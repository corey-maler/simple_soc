==> flow/design.v <==
module VGA_ADAPTER(input clk, output vga_h_sync, output vga_v_sync, 
input RD,
input GD,
input BD,
input [9:0] res_x,
input [8:0] res_y,
output [9:0] x,
output [8:0] y,
output R,
output G,
output B);
reg [9:0] CounterX;
reg [8:0] CounterY;
reg vga_HS, vga_VS;
wire CounterXmaxed = (CounterX == res_x);
wire CounterYmaxed = (CounterY == res_y);
assign x = CounterX;
assign y = CounterY;
assign vga_h_sync = ~vga_HS;
assign vga_v_sync = ~ vga_VS;
assign R = RD;
assign G = GD;
assign B = BD;
always @(posedge clk)
if (CounterXmaxed)
	CounterX <= 0;
else
	CounterX <= CounterX + 10'b1;
always @(posedge clk)
if (CounterXmaxed)
	if (CounterYmaxed)
		CounterY <= 0;
	else
		CounterY <= CounterY + 9'b1;
always @(posedge clk)	
begin
	vga_HS <= (CounterX[9:3] == 0);
	vga_VS <= (CounterY == 0);
end
endmodule
### From RTL to reports: VGA_ADAPTER

The steps from the RTL of VGA_ADAPTER to its reports follow in flow order.
Lines are those of the file above, counted from 1.
Library cell names are shortened.
A cell with - has no value.

| set-up | value |
|---|---|
| design top | VGA_ADAPTER |
| clock port | clk |
| library | sky130hd |
| library corner | tt_025C_1v80 |

### After elaboration

Source: Yosys, flattened and elaborated, memories not mapped. Widths are those after wreduce; folded enables and synchronous resets count as part of the registers. Registers that Yosys merges into a memory's read port (data or address) are not register bits. Print and check cells do not count. Equal cells are merged and count once.

| cells by class | value |
|---|---|
| $lt $le $gt $ge | 0 |
| $add $sub $neg | 2 |
| multiplexer cells | 0 |
| reduce/logical cells | 2 |
| equality and inequality tests | 2 |
| $mul | 0 |
| bitwise logic cells | 2 |
| div/mod/pow operators | 0 |
| shift-type cells | 0 |

Operator list:

| cell | number |
|---|---|
| adder 10 x 1 -> 10 bit (second input constant) | 1 |
| equality test 10 bit | 1 |
| adder 9 x 1 -> 9 bit (second input constant) | 1 |
| equality test 9 bit | 1 |
| logical NOT 9 bit | 1 |
| logical NOT 7 bit | 1 |
| inverter 1 bit | 2 |

| storage and ports | value |
|---|---|
| word width x clocked read ports | 0 |
| ROM bits | 0 |
| output and inout bits | 24 |
| memory bits (writable) | 0 |
| word-level cells | 12 |
| bits of input ports | 23 |
| memories | 0 |
| register bits after elaboration | 21 |
| bits in latches | 0 |

### Logic depth

Longest topological path by Yosys (ltp), each cell counted once; first at word level (registers and memories cut), then after technology mapping (sequential cells cut; the memories' decode and read muxes count).

| logic depth | value |
|---|---|
| depth in word-level cells | 1 |
| ABC_AREA | 0 |
| depth in mapped cells | 5 |
| mapped depth without buffers | 4 |

### Synthesis result

Yosys stat after the flow's synthesis: flattened, memories mapped to cells. It holds for the ABC_AREA given above (unset counts as 0); a run with the other value may have another netlist.
The area totals of this step are shown rounded.

Cells by type:

| cell | number |
|---|---|
| edfxtp_1 | 9 |
| dfxtp_1 | 12 |
| xnor2_1 | 18 |
| xor2_1 | 16 |
| nor2_1 | 18 |
| nand4_1 | 7 |
| ha_1 | 3 |
| nand3_1 | 7 |
| buf_4 | 4 |
| nor4_4 | 1 |
| and3_1 | 3 |
| and4_1 | 2 |
| inv_1 | 4 |
| nor2b_1 | 2 |
| nor4_1 | 2 |
| nor4_2 | 1 |
| and4b_1 | 1 |
| nand2_1 | 2 |

Other cell types: 3; their cells: 3.

| synthesis totals | value |
|---|---|
| flip-flops | 21 |
| cell count | 115 |
| buffers | 6 |
| synthesis area | 1170 µm² |

### Timing after synthesis

Path of least setup slack by OpenSTA after synthesis, without wires, with an ideal clock, recovery checks aside; 20% of the period is set as input and as output delay. Where synthesis merged equal registers, the netlist keeps one of their names.

| timing post-synthesis | value |
|---|---|
| path type | register to register |
| from | reg CounterY[0] |
| to | reg CounterY[2] |
| arrival time | 1.273 ns |
| data required time | 1.729 ns |
| stages on the path | 5 |
| setup time | 0.271 ns |
| path buffers | 0 |
| path delay | 1.544 ns |
| slack | 0.457 ns |
| period | 2.0 ns |
| time at the first pin | 0.000 ns |
| synthesis period reached | 1.543 ns |

"path delay" = arrival - input delay + setup time.
"stages on the path" counts driving pins, that of a launching flip-flop among them; a cell with two outputs on the path counts twice.
"synthesis period reached" is the clock period less the worst setup slack; recovery checks do not enter. This is arithmetic on one report: input and output delays are still those of the set period (20% each).
Between the ends stands the longest chain of elaborated cells between them, by number of cells; it is not shown to be the way that was timed. Of several equally long chains one is given.
A line is the first line of the expression or statement that the cell stems from. Yosys adds cells for indexed reads and writes and turns some case tables into memories.

| on the way, post-synthesis | value |
|---|---|
| cell sequence | edfxtp_1 > xnor2_1 > nand3_1 > nor4_4 > nor2_1 |
| cells in the longest elaborated chain | 1 |
| elaborated cells between the ends (all ways) | 2 |
| those cells by class | 1 x add/sub; 1 x eq/ne |

RTL lines, path post-synthesis:

| what | RTL line | source |
|---|---|---|
| start, declared | 13 | `reg [8:0] CounterY;` |
| start, assigned | 32 | `CounterY <= 0;` |
| start, assigned | 34 | `CounterY <= CounterY + 9'b1;` |
| adder 9 x 1 -> 9 bit | 34 |  |
| end, assigned | 32 |  |
| end, assigned | 34 |  |
| end, declared | 13 |  |

### Path in the finished layout

Path of least setup slack in the final report of job 1 (OpenROAD, finished layout, wires in). Where an end is a register, its clock arrival counts in the times.

| timing post-layout | value |
|---|---|
| path type | register to output |
| from | reg CounterY[0] |
| to | out y[0] |
| arrival time | 1.45 ns |
| stages on the path | 2 |
| slack | 0.64 ns |
| data required time | 2.09 ns |
| path buffers | 1 |
| period | 2.61 ns |
| time at the first pin | 0.30 ns |
| external output delay | 0.52 ns |

| on the way, post-layout | value |
|---|---|
| cell sequence | edfxtp_1 > clkdlybuf4s50_1 |
| cells in the longest elaborated chain | 0 |
| elaborated cells between the ends (all ways) | 0 |

RTL lines, path post-layout:

| what | RTL line | source |
|---|---|---|
| start, declared | 13 | `reg [8:0] CounterY;` |
| start, assigned | 32 | `CounterY <= 0;` |
| start, assigned | 34 | `CounterY <= CounterY + 9'b1;` |
| end, declared | 8 | `output [8:0] y,` |

Appendix: measured runs

Module VGA_ADAPTER, platform sky130hd: 2 stored runs of the flow (Yosys, OpenROAD) with differing settings, in no particular order. Input and output delays are each 20% of the period that was set; the output load is 0.01 pF.
"period reached" is the run's clock period less its worst setup slack. It is reckoned from that one timing run; input and output delays stay at 20% of the period that was set.
"allowed time less slack (worst setup path)" = time allowed to the worst setup path (clock period - input delay - output delay, where it has them) - its slack; a late launch clock adds to it, a late capture clock takes from it.
"total design power" rests on the timing tool's default activity at the inputs, not on a simulated workload.
Values from the reports are rounded here.

## Job 1

==> flow/run.sh <==
#!/bin/bash
# the make line also repeats the synthesis and layout settings of config.mk as NAME=value (left out here)
make -C /OpenROAD-flow-scripts/flow DESIGN_CONFIG=/design/flow/config.mk WORK_HOME=/design/flow/orfs CLKGATE_MAP_FILE= finish
==> flow/config.mk <==
export PLATFORM = sky130hd
export DESIGN_NAME = VGA_ADAPTER
export DESIGN_NICKNAME = VGA_ADAPTER
export VERILOG_FILES = /design/flow/design.v
export SDC_FILE = /design/flow/constraint.sdc
export NUM_CORES = 4
export LEC_CHECK = 0
export CAP_MARGIN = 0
export CELL_PAD_IN_SITES_DETAIL_PLACEMENT = 0
export CORE_MARGIN = 2
export CORE_UTILIZATION = 54
export CTS_CLUSTER_DIAMETER = 172
export CTS_CLUSTER_SIZE = 96
export GPL_ROUTABILITY_DRIVEN = 1
export MIN_ROUTING_LAYER = met2
export PLACE_DENSITY = 0.81
export SLEW_MARGIN = 20
==> flow/constraint.sdc <==
create_clock -name core_clock -period 2.61 [get_ports {clk}]
set_input_delay 0.5220 -clock core_clock [delete_from_list [all_inputs] [get_ports {clk}]]
set_output_delay 0.5220 -clock core_clock [all_outputs]
set_load 0.01 [all_outputs]

| result of job 1 | value |
|---|---|
| period reached | 1.971 ns |
| total design power | 1.00 mW |
| smallest hold slack | 0.491 ns |
| area inside the die boundary | 2550 µm² |
| standard-cell area of the final layout | 1600 µm² |
| final design utilization | 0.801 |
| netlist area reported by Yosys | 1170 µm² |
| worst setup slack after layout | 0.639 ns |
| allowed time less slack (worst setup path) | 1.45 ns |
| critical path type | register to output |
| final setup TNS | 0.000 ns |

## Job 2

==> flow/run.sh <==
#!/bin/bash
# the make line also repeats the synthesis and layout settings of config.mk as NAME=value (left out here)
make -C /OpenROAD-flow-scripts/flow DESIGN_CONFIG=/design/flow/config.mk WORK_HOME=/design/flow/orfs CLKGATE_MAP_FILE= finish
==> flow/config.mk <==
export PLATFORM = sky130hd
export DESIGN_NAME = VGA_ADAPTER
export DESIGN_NICKNAME = VGA_ADAPTER
export VERILOG_FILES = /design/flow/design.v
export SDC_FILE = /design/flow/constraint.sdc
export NUM_CORES = 4
export LEC_CHECK = 0
export CAP_MARGIN = 20
export CELL_PAD_IN_SITES_GLOBAL_PLACEMENT = 3
export CORE_ASPECT_RATIO = 1.21
export CORE_MARGIN = 3
export CORE_UTILIZATION = 18
export CTS_CLUSTER_SIZE = 81
export PLACE_DENSITY = 0.42
export SETUP_SLACK_MARGIN = 0.19
export SLEW_MARGIN = 40
==> flow/constraint.sdc <==
create_clock -name core_clock -period 0.949 [get_ports {clk}]
set_input_delay 0.1898 -clock core_clock [delete_from_list [all_inputs] [get_ports {clk}]]
set_output_delay 0.1898 -clock core_clock [all_outputs]
set_load 0.01 [all_outputs]

| result of job 2 | value |
|---|---|
| period reached | 1.530 ns |
| total design power | 3.83 mW |
| smallest hold slack | 0.380 ns |
| area inside the die boundary | 7490 µm² |
| standard-cell area of the final layout | 2320 µm² |
| final design utilization | 0.378 |
| netlist area reported by Yosys | 1170 µm² |
| worst setup slack after layout | -0.581 ns |
| allowed time less slack (worst setup path) | 1.53 ns |
| critical path type | register to register |
| final setup TNS | -18.7 ns |
